==> flow/design.v <==
module control_verilog 
(
    input  logic clk,
    input  logic rst,
    input  logic x1,                 
    input  logic x2,                 
    input  logic x3,                 
    output  logic state_load,
    output  logic state_sum,
    output  logic state_inc_c,
    output  logic state_plus_6_c,
    output  logic state_inc_s,
    output  logic state_wait
);
typedef enum logic[2:0]
{
     load     = 3'b000,
     sum      = 3'b001,
     inc_c    = 3'b010,
     plus_6   = 3'b011,
     inc_s    = 3'b100,
     wait_sum     = 3'b101
} state_t;
state_t state, next_state;
always_comb
case (state)
    load:
        if (x1)
            next_state = inc_s;
        else
            next_state = load;
    sum:
        next_state = wait_sum;
    wait_sum:
        if ((~x2) && (~x3))
            next_state = inc_s;
        else
            next_state = inc_c;
    inc_c:        
        next_state = plus_6;
    plus_6:
        next_state = inc_s;
    inc_s:
        next_state = sum;
    default:
        next_state = load;
endcase
always_ff @(posedge clk or negedge rst) 
    if (!rst) begin
        state_load       <= '0;
        state_inc_c      <= '0;
        state_inc_s      <= '0;
        state_plus_6_c   <= '0;
        state_sum        <= '0;
        state_wait       <= '0;
    end
    else 
    case (state)
    wait_sum: begin
        state_load       <= '0;
        state_inc_c      <= '0;
        state_inc_s      <= '0;
        state_plus_6_c   <= '0;
        state_sum        <= '0;
        state_wait       <= '1;
    end
    load: begin
        state_load       <= '1;
        state_inc_c      <= '0;
        state_inc_s      <= '0;
        state_plus_6_c   <= '0;
        state_sum        <= '0;
        state_wait         <= '0;
    end 
    sum: begin
        state_load       <= '0;
        state_inc_c      <= '0;
        state_inc_s      <= '0;
        state_plus_6_c   <= '0;
        state_sum        <= '1;
        state_wait         <= '0;
    end
    inc_c: begin
        state_load       <= '0;
        state_inc_c      <= '1;
        state_inc_s      <= '0;
        state_plus_6_c   <= '0;
        state_sum        <= '0;
        state_wait         <= '0;       
    end        
    plus_6: begin
        state_load       <= '0;
        state_inc_c      <= '0;
        state_inc_s      <= '0;
        state_plus_6_c   <= '1;
        state_sum        <= '0;
        state_wait         <= '0;
    end
    inc_s: begin
        state_load       <= '0;
        state_inc_c      <= '0;
        state_inc_s      <= '1;
        state_plus_6_c   <= '0;
        state_sum        <= '0;
        state_wait         <= '0;
    end
    endcase
always_ff @(posedge clk or negedge rst) 
    if (!rst)
        state <= load;
    else
        state <= next_state;
endmodule
; ---- Reports on control_verilog
; The steps from the RTL of control_verilog to its reports follow in flow order.
; Lines are those of the file above, counted from 1.
; Operators carry their Yosys type and port widths (W data, S select, Z words).
; Library cell names are shortened.
; Not given: n/a
[design]
top_module = control_verilog
clock_port = clk
library = sky130hd
pvt_corner = tt_025C_1v80

; ---- Word level
; Source: Yosys, flattened and elaborated, memories not mapped. Widths are those after wreduce. Registers that Yosys merges into a memory's read port (data or address) are not register bits. Print and check cells do not count. Equal cells are merged and count once.
[word_totals]
register_bits = 9
in_bits = 5
word_cells = 37
[classes]
equal = 5
mux = 9
logic = 2
n_reduce_logical = 14
[ops]
columns = op, count
row1 = $reduce_or A5 Y1, 6
row2 = $pmux W3 S6, 1
row3 = $reduce_bool A2 Y1, 6
row4 = $pmux W1 S2, 6
row5 = $eq A3 B2 Y1 const B, 2
row6 = $eq A3 B3 Y1 const B, 2
row7 = $mux W3, 2
row8 = $eq A3 B1 Y1 const B, 1
row9 = $logic_not A3 Y1, 1
row10 = $not A1 Y1, 2
row11 = $logic_and A1 B1 Y1, 1

; ---- Logic depth
; Depth = most cells in a row (Yosys ltp): at word level without a register or memory, in the mapped netlist without a sequential cell, where the memories' decode and read muxes count.
[logic_depth]
ltp_word = 4
abc_area = 0
depth_mapped = 2

; ---- Netlist
; Yosys stat after the flow's synthesis: flattened, memories mapped to cells. It holds for the ABC_AREA given above (unset counts as 0); a run with the other value may have another netlist.
; Totals and module areas in this step are rounded.
[by_type]
columns = cell_type, count, area_total_um2
row1 = dfrtp_1, 11, 275.264
row2 = dfstp_2, 1, 26.275
row3 = nor3_1, 5, 25.024
row4 = nor2_1, 6, 22.522
row5 = or4_1, 3, 22.522
row6 = nor2b_1, 2, 12.512
row7 = a221o_1, 1, 10.01
row8 = o21bai_1, 1, 7.507
row9 = nand2b_1, 1, 6.256
[synth_totals]
stdcells = 31
yosys_area_um2 = 407.9
ff_cells = 12

; ---- Timing after synthesis
; Path of least setup slack by OpenSTA after synthesis, without wires, with an ideal clock, recovery checks aside; 20% of the period is set as input and as output delay. Where synthesis merged equal registers, the netlist keeps one of their names.
[synth_path]
path_type = reg2reg
startpoint = register state
endpoint = register state_load
clock_period_ps = 1420
setup_time_ps = 86
t_first_pin_ps = 0
arrival_ps = 1078
setup_slack_ps = 256
delay_ps = 1164
stages = 3
path_buffers = 0
period_less_setup_slack_ps = 1164
; "delay_ps" is the arrival time less input delay plus setup time.
; "stages": output pins that drive a net of the path, with the launching flip-flop's if there is one; two outputs of one cell count as two.
; "period_less_setup_slack_ps" = period - worst setup slack (recovery checks aside). The figure is calculated, with input and output delays left at 20% of the set period.
; An end named without its bit number is one bit of that signal or, where synthesis recoded a state register, one of its new flip-flops.
; Between the ends stands the longest chain of elaborated cells between them, by number of cells; it is not shown to be the way that was timed. Of several equally long chains one is given.
; Each line given opens the expression or statement behind the cell; cells for indexed reads and writes are added by Yosys, which also makes memories of some case tables.
; At most two assigning lines are given for a register; there are more.
[synth_between]
cell_sequence = dfrtp_1 -> or4_1 -> nor3_1
elab_chain_cells = 3
cone_cells = 9
cone_classes = 5 x eq/ne; 1 x mux; 3 x reduce/logical
[synth_rtl]
columns = element, line_no
row1 = from (decl), 24  ; state_t state, next_state;
row2 = from (assign), 110  ; state <= load;
row3 = from (assign), 112  ; state <= next_state;
row4 = $eq A3 B3 Y1, 58  ; case (state)
row5 = $reduce_or A5 Y1, n/a
row6 = $pmux W1 S2, 58
row7 = to (assign), 50  ; state_load       <= '0;
row8 = to (assign), 60  ; state_load       <= '0;
row9 = to (decl), 8  ; output  logic state_load,

Subject: flow runs of control_verilog

Hi,

Stored flow runs of control_verilog (2 of them; Yosys, OpenROAD, sky130hd). They differ in their settings and are not a sequence. Constraints: input delay and output delay 20% of the set period each, output load 0.01 pF.

# run 1
==> flow/run.sh <==
#!/bin/bash
# the make line also repeats the synthesis and layout settings of config.mk as NAME=value (left out here)
make -C /OpenROAD-flow-scripts/flow DESIGN_CONFIG=/design/flow/config.mk WORK_HOME=/design/flow/orfs CLKGATE_MAP_FILE= finish
==> flow/config.mk <==
export PLATFORM = sky130hd
export DESIGN_NAME = control_verilog
export DESIGN_NICKNAME = control_verilog
export VERILOG_FILES = /design/flow/design.v
export SDC_FILE = /design/flow/constraint.sdc
export NUM_CORES = 4
export LEC_CHECK = 0
export CAP_MARGIN = 20
export CELL_PAD_IN_SITES_DETAIL_PLACEMENT = 0
export CORE_MARGIN = 2
export CORE_UTILIZATION = 44
export CTS_CLUSTER_SIZE = 84
export MIN_ROUTING_LAYER = met2
export PLACE_DENSITY_LB_ADDON = 0.29
export SETUP_SLACK_MARGIN = 0.28
export SLEW_MARGIN = 40
==> flow/constraint.sdc <==
create_clock -name core_clock -period 1.47 [get_ports {clk}]
set_input_delay 0.2940 -clock core_clock [delete_from_list [all_inputs] [get_ports {clk}]]
set_output_delay 0.2940 -clock core_clock [all_outputs]
set_load 0.01 [all_outputs]

==> run 1: results <==
outcome="no final report: floorplanning broke off with PDN-0185"

# run 2
==> flow/run.sh <==
#!/bin/bash
# the make line also repeats the synthesis and layout settings of config.mk as NAME=value (left out here)
make -C /OpenROAD-flow-scripts/flow DESIGN_CONFIG=/design/flow/config.mk WORK_HOME=/design/flow/orfs CLKGATE_MAP_FILE= finish
==> flow/config.mk <==
export PLATFORM = sky130hd
export DESIGN_NAME = control_verilog
export DESIGN_NICKNAME = control_verilog
export VERILOG_FILES = /design/flow/design.v
export SDC_FILE = /design/flow/constraint.sdc
export NUM_CORES = 4
export LEC_CHECK = 0
export ABC_AREA = 0
export CAP_MARGIN = 20
export CELL_PAD_IN_SITES_GLOBAL_PLACEMENT = 1
export CORE_MARGIN = 3
export CORE_UTILIZATION = 63
export GPL_ROUTABILITY_DRIVEN = 0
export PLACE_DENSITY = 0.84
export SLEW_MARGIN = 20
==> flow/constraint.sdc <==
create_clock -name core_clock -period 1.69 [get_ports {clk}]
set_input_delay 0.3380 -clock core_clock [delete_from_list [all_inputs] [get_ports {clk}]]
set_output_delay 0.3380 -clock core_clock [all_outputs]
set_load 0.01 [all_outputs]

==> run 2: results <==
outcome="no final report: floorplanning broke off with PDN-0185"

Regards
